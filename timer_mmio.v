==> flow/design.v <==
`timescale 1ns/1ps
module timer_mmio #(
    parameter [31:0] BASE_ADDR         = 32'h8100_7000,
    parameter [31:0] CLK_FREQ          = 32'd100_000_000,             
    parameter [31:0] DEFAULT_PRESCALER = 32'd1000,
    parameter [31:0] MAX_COMPARE       = 32'hFFFF_FFFF
)(
    input  wire                     clk,
    input  wire                     resetn,
    input  wire                     mem_valid,
    input  wire                     mem_instr,
    output reg                      mem_ready,
    input  wire [31:0]              mem_addr,
    input  wire [31:0]              mem_wdata,
    input  wire [3:0]               mem_wstrb,
    output reg  [31:0]              mem_rdata,
    output reg                      timer_irq,
    input  wire                     eoi
);
    reg timer_irq_next;
    reg [31:0] ctrl_reg;
    reg [31:0] compare_reg;
    reg [31:0] prescaler_reg;
    reg [31:0] counter;
    reg [31:0] prescaler_cnt;
    reg        compare_match;
    reg        overflow;
    reg        prescaler_overflow;
    localparam [31:0]
        RW_TIMER_CTRL      = BASE_ADDR + 32'h00,
        RW_TIMER_COMPARE   = BASE_ADDR + 32'h04,
        RO_TIMER_CURRENT   = BASE_ADDR + 32'h08,
        RW_TIMER_PRESCALER = BASE_ADDR + 32'h0C,
        RS_TIMER_STATUS    = BASE_ADDR + 32'h10;
    wire ctrl_timer_en         = ctrl_reg[0];
    wire ctrl_auto_reload      = ctrl_reg[1];         
    wire ctrl_compare_irq_en   = ctrl_reg[2];
    wire ctrl_overflow_irq_en  = ctrl_reg[3];
    wire ctrl_prescaler_en     = ctrl_reg[4];         
    wire ctrl_oneshot          = ctrl_reg[5];         
    wire ctrl_prescaler_irq_en = ctrl_reg[6];         
    wire status_compare_match  = compare_match;       
    wire status_overflow       = overflow;            
    wire status_prescaler_ovf  = prescaler_overflow;  
    wire status_timer_running  = ctrl_timer_en;       
    wire [31:0] status_wire = {
        28'd0,
        status_timer_running,
        status_prescaler_ovf,
        status_overflow,
        status_compare_match
    };
    wire [31:0] wmask = { {8{mem_wstrb[3]}}, {8{mem_wstrb[2]}}, {8{mem_wstrb[1]}}, {8{mem_wstrb[0]}} };
    wire [31:0] wdata = mem_wdata & wmask;
    wire prescaler_tick = (ctrl_timer_en && ctrl_prescaler_en && (prescaler_cnt == 0));
    wire timer_should_inc = ctrl_timer_en && (!ctrl_prescaler_en || prescaler_tick);
    always @(posedge clk) begin: PRESCALER_COUNTER
        if (!resetn) begin
            prescaler_cnt      <= 0;
            prescaler_overflow <= 0;
        end else if (ctrl_timer_en && ctrl_prescaler_en) begin
            if (prescaler_cnt == 0) begin
                prescaler_cnt      <= prescaler_reg;
                prescaler_overflow <= 1'b1;
            end else begin
                prescaler_cnt      <= prescaler_cnt - 1;
                prescaler_overflow <= 1'b0;
            end
        end else begin
            prescaler_cnt      <= 0;
            prescaler_overflow <= 1'b0;
        end
    end
    always @(posedge clk) begin: TIMER_COUNTER
        if (!resetn) begin
            counter       <= 0;
            compare_match <= 0;
            overflow      <= 0;
        end else if (timer_should_inc) begin
            if (counter == compare_reg) begin
                compare_match <= 1'b1;
                if (ctrl_auto_reload) begin
                    counter <= 0;
                end else begin
                    counter <= counter + 1;
                end
                if (ctrl_oneshot) begin
                    ctrl_reg[0] <= 1'b0;
                end
            end else begin
                counter       <= counter + 1;
                compare_match <= 1'b0;
            end
            if (counter == MAX_COMPARE) begin
                overflow <= 1'b1;
                counter  <= 0;
            end else begin
                overflow <= 1'b0;
            end
        end else begin
            compare_match <= 1'b0;
            overflow      <= 1'b0;
        end
    end
    always @(*) begin: IRQ_GEN
        timer_irq_next = 0;
        if (ctrl_timer_en) begin
            if ((ctrl_compare_irq_en && compare_match) ||
                (ctrl_overflow_irq_en && overflow)     ||
                (ctrl_prescaler_irq_en && prescaler_overflow))
            begin: IRQ_CONDITIONS
                timer_irq_next = 1'b1;
            end
        end
    end
    always @(posedge clk) begin
        if (!resetn)
            timer_irq <= 0;
        else
            timer_irq <= eoi ? 0 : timer_irq_next;
    end
    always @(posedge clk) begin
        if (!resetn) begin
            mem_ready <= 0;
        end else mem_ready <= mem_valid && !mem_instr;
    end
    always @(posedge clk) begin: MMIO_READ
        if (!resetn) begin
            mem_rdata <= 0;
        end else if (mem_valid && (!mem_instr) && mem_wstrb == 0) begin
            case (mem_addr)
                RW_TIMER_CTRL:      mem_rdata <= ctrl_reg;
                RW_TIMER_COMPARE:   mem_rdata <= compare_reg;
                RO_TIMER_CURRENT:   mem_rdata <= counter;
                RW_TIMER_PRESCALER: mem_rdata <= prescaler_reg;
                RS_TIMER_STATUS:    mem_rdata <= status_wire;
                default:            mem_rdata <= 0;
            endcase
        end else begin
            mem_rdata <= 0;
        end
    end
    always @(posedge clk) begin: MMIO_WRITE
        if (!resetn) begin
            ctrl_reg      <= 0;
            compare_reg   <= MAX_COMPARE;
            prescaler_reg <= (CLK_FREQ / DEFAULT_PRESCALER) - 1;
        end else begin
            if (mem_valid && (!mem_instr) && mem_wstrb != 0) begin
                case(mem_addr)
                    RW_TIMER_CTRL: begin
                        ctrl_reg <= wdata;
                    end
                    RW_TIMER_COMPARE: begin
                        compare_reg <= (wdata > MAX_COMPARE) ? MAX_COMPARE : wdata;
                    end
                    RW_TIMER_PRESCALER: begin
                        prescaler_reg <= wdata;
                    end
                    RS_TIMER_STATUS: begin
                        if (wdata[0]) compare_match <= 0;
                        if (wdata[1]) overflow <= 0;
                        if (wdata[2]) prescaler_overflow <= 0;
                        if (wdata[3]) ctrl_reg[0] <= 0;
                    end
                    default: ;
                endcase
            end
        end
    end
endmodule
## Tool chain data of timer_mmio

The steps from the RTL of timer_mmio to its reports follow in flow order.
Line numbers count from 1 in the design file above.
The mark n/a stands for no value.

| design | value |
|---|---|
| design top | timer_mmio |
| clock port | clk |
| cell library | sky130hd |
| library corner | tt_025C_1v80 |

## After elaboration

Counts by Yosys on the flattened word-level netlist (proc, flatten, opt, wreduce; memories kept). Register bits leave out memories and registers merged into their read ports (data or address); mux counts leave out enables and synchronous resets folded into registers. Print and check cells are left out. Cells with the same type and inputs are merged into one.

| word-level totals | value |
|---|---|
| flip-flop bits (word level) | 128 |
| input bits | 73 |
| output and inout bits | 34 |
| cells after elaboration | 22 |

| operators by class | value |
|---|---|
| order comparisons | 1 |
| equal/unequal tests | 3 |
| mux-type cells | 2 |
| bitwise operators | 1 |
| reductions and logical operators | 10 |

Operator list:

| cell | count |
|---|---|
| equality test 32 bit with constant B | 3 |
| case mux 32 bit (select 3 bit) | 1 |
| greater-than comparator 32 bit with constant B | 1 |
| bitwise AND 32 bit | 1 |
| 2-to-1 mux 32 bit | 1 |
| AND reduction 2 bit | 4 |
| zero test 4 bit | 1 |
| nonzero test 4 bit | 1 |
| logical AND 1 bit | 3 |
| zero test 1 bit | 1 |

## Logic depth

Yosys ltp: most cells in a row. Word level: on the elaborated netlist, between registers, memories and ports. Mapped: between sequential cells and ports; inverters and the memories' decode and read muxes count.

| logic depth | value |
|---|---|
| word-level depth | 4 |
| ABC_AREA | 0 |
| gate-level depth with buffers | 6 |
| mapped depth without buffers | 4 |

## Netlist

Source: synth_stat.txt of the flow (Yosys; design flattened, memories mapped). It holds for the ABC_AREA given above (unset counts as 0); a run with the other value may have another netlist.
Totals and module areas in this step are rounded.

| synthesis totals | value |
|---|---|
| mapped cells | 632 |
| chip area (Yosys) | 5940 um^2 |
| area of sequential cells | 2560 um^2 |
| flip-flop cells | 128 |
| buffers | 64 |

Cell types:

| cell | count | total area (um^2) |
|---|---|---|
| sky130_fd_sc_hd__dfxtp_1 | 128 | 2.56E+03 |
| sky130_fd_sc_hd__mux2i_1 | 105 | 1.05E+03 |
| sky130_fd_sc_hd__nor3_1 | 63 | 315.302 |
| sky130_fd_sc_hd__o21a_1 | 31 | 232.723 |
| sky130_fd_sc_hd__nand2_1 | 53 | 198.941 |
| sky130_fd_sc_hd__a2111oi_0 | 22 | 192.685 |
| sky130_fd_sc_hd__clkbuf_1 | 46 | 172.666 |
| sky130_fd_sc_hd__nand3_1 | 32 | 160.154 |
| sky130_fd_sc_hd__a31oi_1 | 22 | 137.632 |
| sky130_fd_sc_hd__nor2b_1 | 21 | 131.376 |
| sky130_fd_sc_hd__nor4_4 | 6 | 127.622 |
| sky130_fd_sc_hd__inv_1 | 32 | 120.115 |
| sky130_fd_sc_hd__o21ai_1 | 16 | 80.077 |
| sky130_fd_sc_hd__buf_6 | 7 | 78.826 |
| sky130_fd_sc_hd__a21boi_0 | 10 | 75.072 |
| sky130_fd_sc_hd__buf_2 | 7 | 35.034 |
| sky130_fd_sc_hd__o21ai_0 | 6 | 30.029 |
| sky130_fd_sc_hd__a2111oi_4 | 1 | 27.526 |

Other cell types: 18; their cells: 24.

## Timing after synthesis

Source: OpenSTA report_checks on the synthesized netlist (no wires, ideal clock, input and output delay 20% of the period each), path of least setup slack; recovery checks are left aside. Register names are those of the netlist, which keeps one name where synthesis merged equal registers.

| path post-synthesis | value |
|---|---|
| path kind | input to register |
| start | input mem_addr[3] |
| end | register ctrl_reg[24] |
| clock period | 1.74 ns |
| input delay | 0.348 ns |
| setup time | 0.072 ns |
| time at the first pin | 0.348 ns |
| arrival time | 1.659 ns |
| path slack | 0.009 ns |
| delay of the path | 1.383 ns |
| stages on the path | 6 |
| synthesis period reached | 1.731 ns |

"delay of the path" is the arrival time less input delay plus setup time.
"stages on the path" counts driving pins, that of a launching flip-flop among them; a cell with two outputs on the path counts twice.
"synthesis period reached" = period - worst setup slack (recovery checks aside). The figure is calculated, with input and output delays left at 20% of the set period.
The rows between start and end are the longest chain of elaborated cells between them; the timing report does not say that the signal goes this way. Where chains are equally long, one stands for them.
Each line given opens the expression or statement behind the cell; cells for indexed reads and writes are added by Yosys, which also makes memories of some case tables.

| on the way, post-synthesis | value |
|---|---|
| cell sequence | sky130_fd_sc_hd__buf_6 sky130_fd_sc_hd__nor4_1 sky130_fd_sc_hd__nand4_1 sky130_fd_sc_hd__nor4_4 sky130_fd_sc_hd__buf_6 sky130_fd_sc_hd__mux2i_1 |
| length of the longest elaborated chain | 2 |

RTL lines, path post-synthesis:

| item | RTL line | text |
|---|---|---|
| start, declared | 13 | `input  wire [31:0]              mem_addr,` |
| equality test 32 bit | 150 | `case(mem_addr)` |
| AND reduction 2 bit | n/a |  |
| end, assigned | 145 | `ctrl_reg      <= 0;` |
| end, assigned | 152 | `ctrl_reg <= wdata;` |
| end, declared | 21 | `reg [31:0] ctrl_reg;` |

## Timing after layout

Path of least setup slack in the final report of run 1 (OpenROAD, finished layout, wires in). Where an end is a register, its clock arrival counts in the times.

| path after layout | value |
|---|---|
| path kind | input to register |
| start | input mem_addr[26] |
| end | register ctrl_reg[5] |
| clock period | 2.13 ns |
| input delay | 0.43 ns |
| setup time | 0.08 ns |
| time at the first pin | 0.43 ns |
| arrival time | 2.40 ns |
| path slack | 0.06 ns |
| stages on the path | 6 |

The rows between start and end are the longest chain of elaborated cells between them; the timing report does not say that the signal goes this way. Where chains are equally long, one stands for them.

| on the way, after layout | value |
|---|---|
| cell sequence | sky130_fd_sc_hd__clkdlybuf4s50_1 sky130_fd_sc_hd__nor4_4 sky130_fd_sc_hd__nand4_4 sky130_fd_sc_hd__nor4_4 sky130_fd_sc_hd__buf_4 sky130_fd_sc_hd__mux2i_1 |
| length of the longest elaborated chain | 2 |

RTL lines, path after layout:

| item | RTL line | text |
|---|---|---|
| start, declared | 13 | `input  wire [31:0]              mem_addr,` |
| equality test 32 bit | 150 | `case(mem_addr)` |
| AND reduction 2 bit | n/a |  |
| end, assigned | 145 | `ctrl_reg      <= 0;` |
| end, assigned | 152 | `ctrl_reg <= wdata;` |
| end, declared | 21 | `reg [31:0] ctrl_reg;` |

==> runs of timer_mmio <==
Top module timer_mmio; platform sky130hd; tools Yosys and OpenROAD; 2 stored runs in no particular order. Input and output delays are each 20% of the period that was set; the output load is 0.01 pF.
"achieved clock period" is the run's clock period less its worst setup slack. It is reckoned from that one timing run; input and output delays stay at 20% of the period that was set.
"time of the worst setup path" means the part of the period allowed to the worst setup path (the constraints hold back 20% at inputs and 20% at outputs) less its slack; where the path has registers, the arrival times of their clocks count too.
By "total design power" is meant OpenSTA's value without simulated activity: inputs other than the clock are taken to toggle once in ten clock periods, and the tool carries that through the logic.
Values from the reports are rounded here.
Among the settings, n/a means not set for that run.

| run name | period_ns | SETUP_SLACK_MARGIN | CAP_MARGIN | CORE_MARGIN | CORE_UTILIZATION | SLEW_MARGIN | PLACE_DENSITY_LB_ADDON | TNS_END_PERCENT | GPL_ROUTABILITY_DRIVEN | MIN_ROUTING_LAYER | netlist area reported by Yosys (um^2) | total die area (um^2) | standard-cell area after layout (um^2) | final design utilization | worst setup slack after layout (ns) | total negative setup slack (ns) | worst hold slack (ns) | total design power (µW) | achieved clock period (ns) | time of the worst setup path (ns) | worst setup path type |
|---|---|---|---|---|---|---|---|---|---|---|---|---|---|---|---|---|---|---|---|---|---|
| run 1 | 2.13 | -0.11 | 20 | 2 | 40 | 20 | n/a | n/a | n/a | n/a | 5940 | 15800 | 8010 | 0.551 | 0.064 | 0.000 | 0.455 | 6230 | 2.066 | 1.64 | input to register |
| run 2 | 2.4 | 0.08 | 20 | 2 | 35 | 20 | 0.18 | 100 | 0 | met1 | 5940 | 18000 | 7930 | 0.478 | 0.293 | 0.000 | 0.455 | 5040 | 2.107 | 1.63 | input to register |
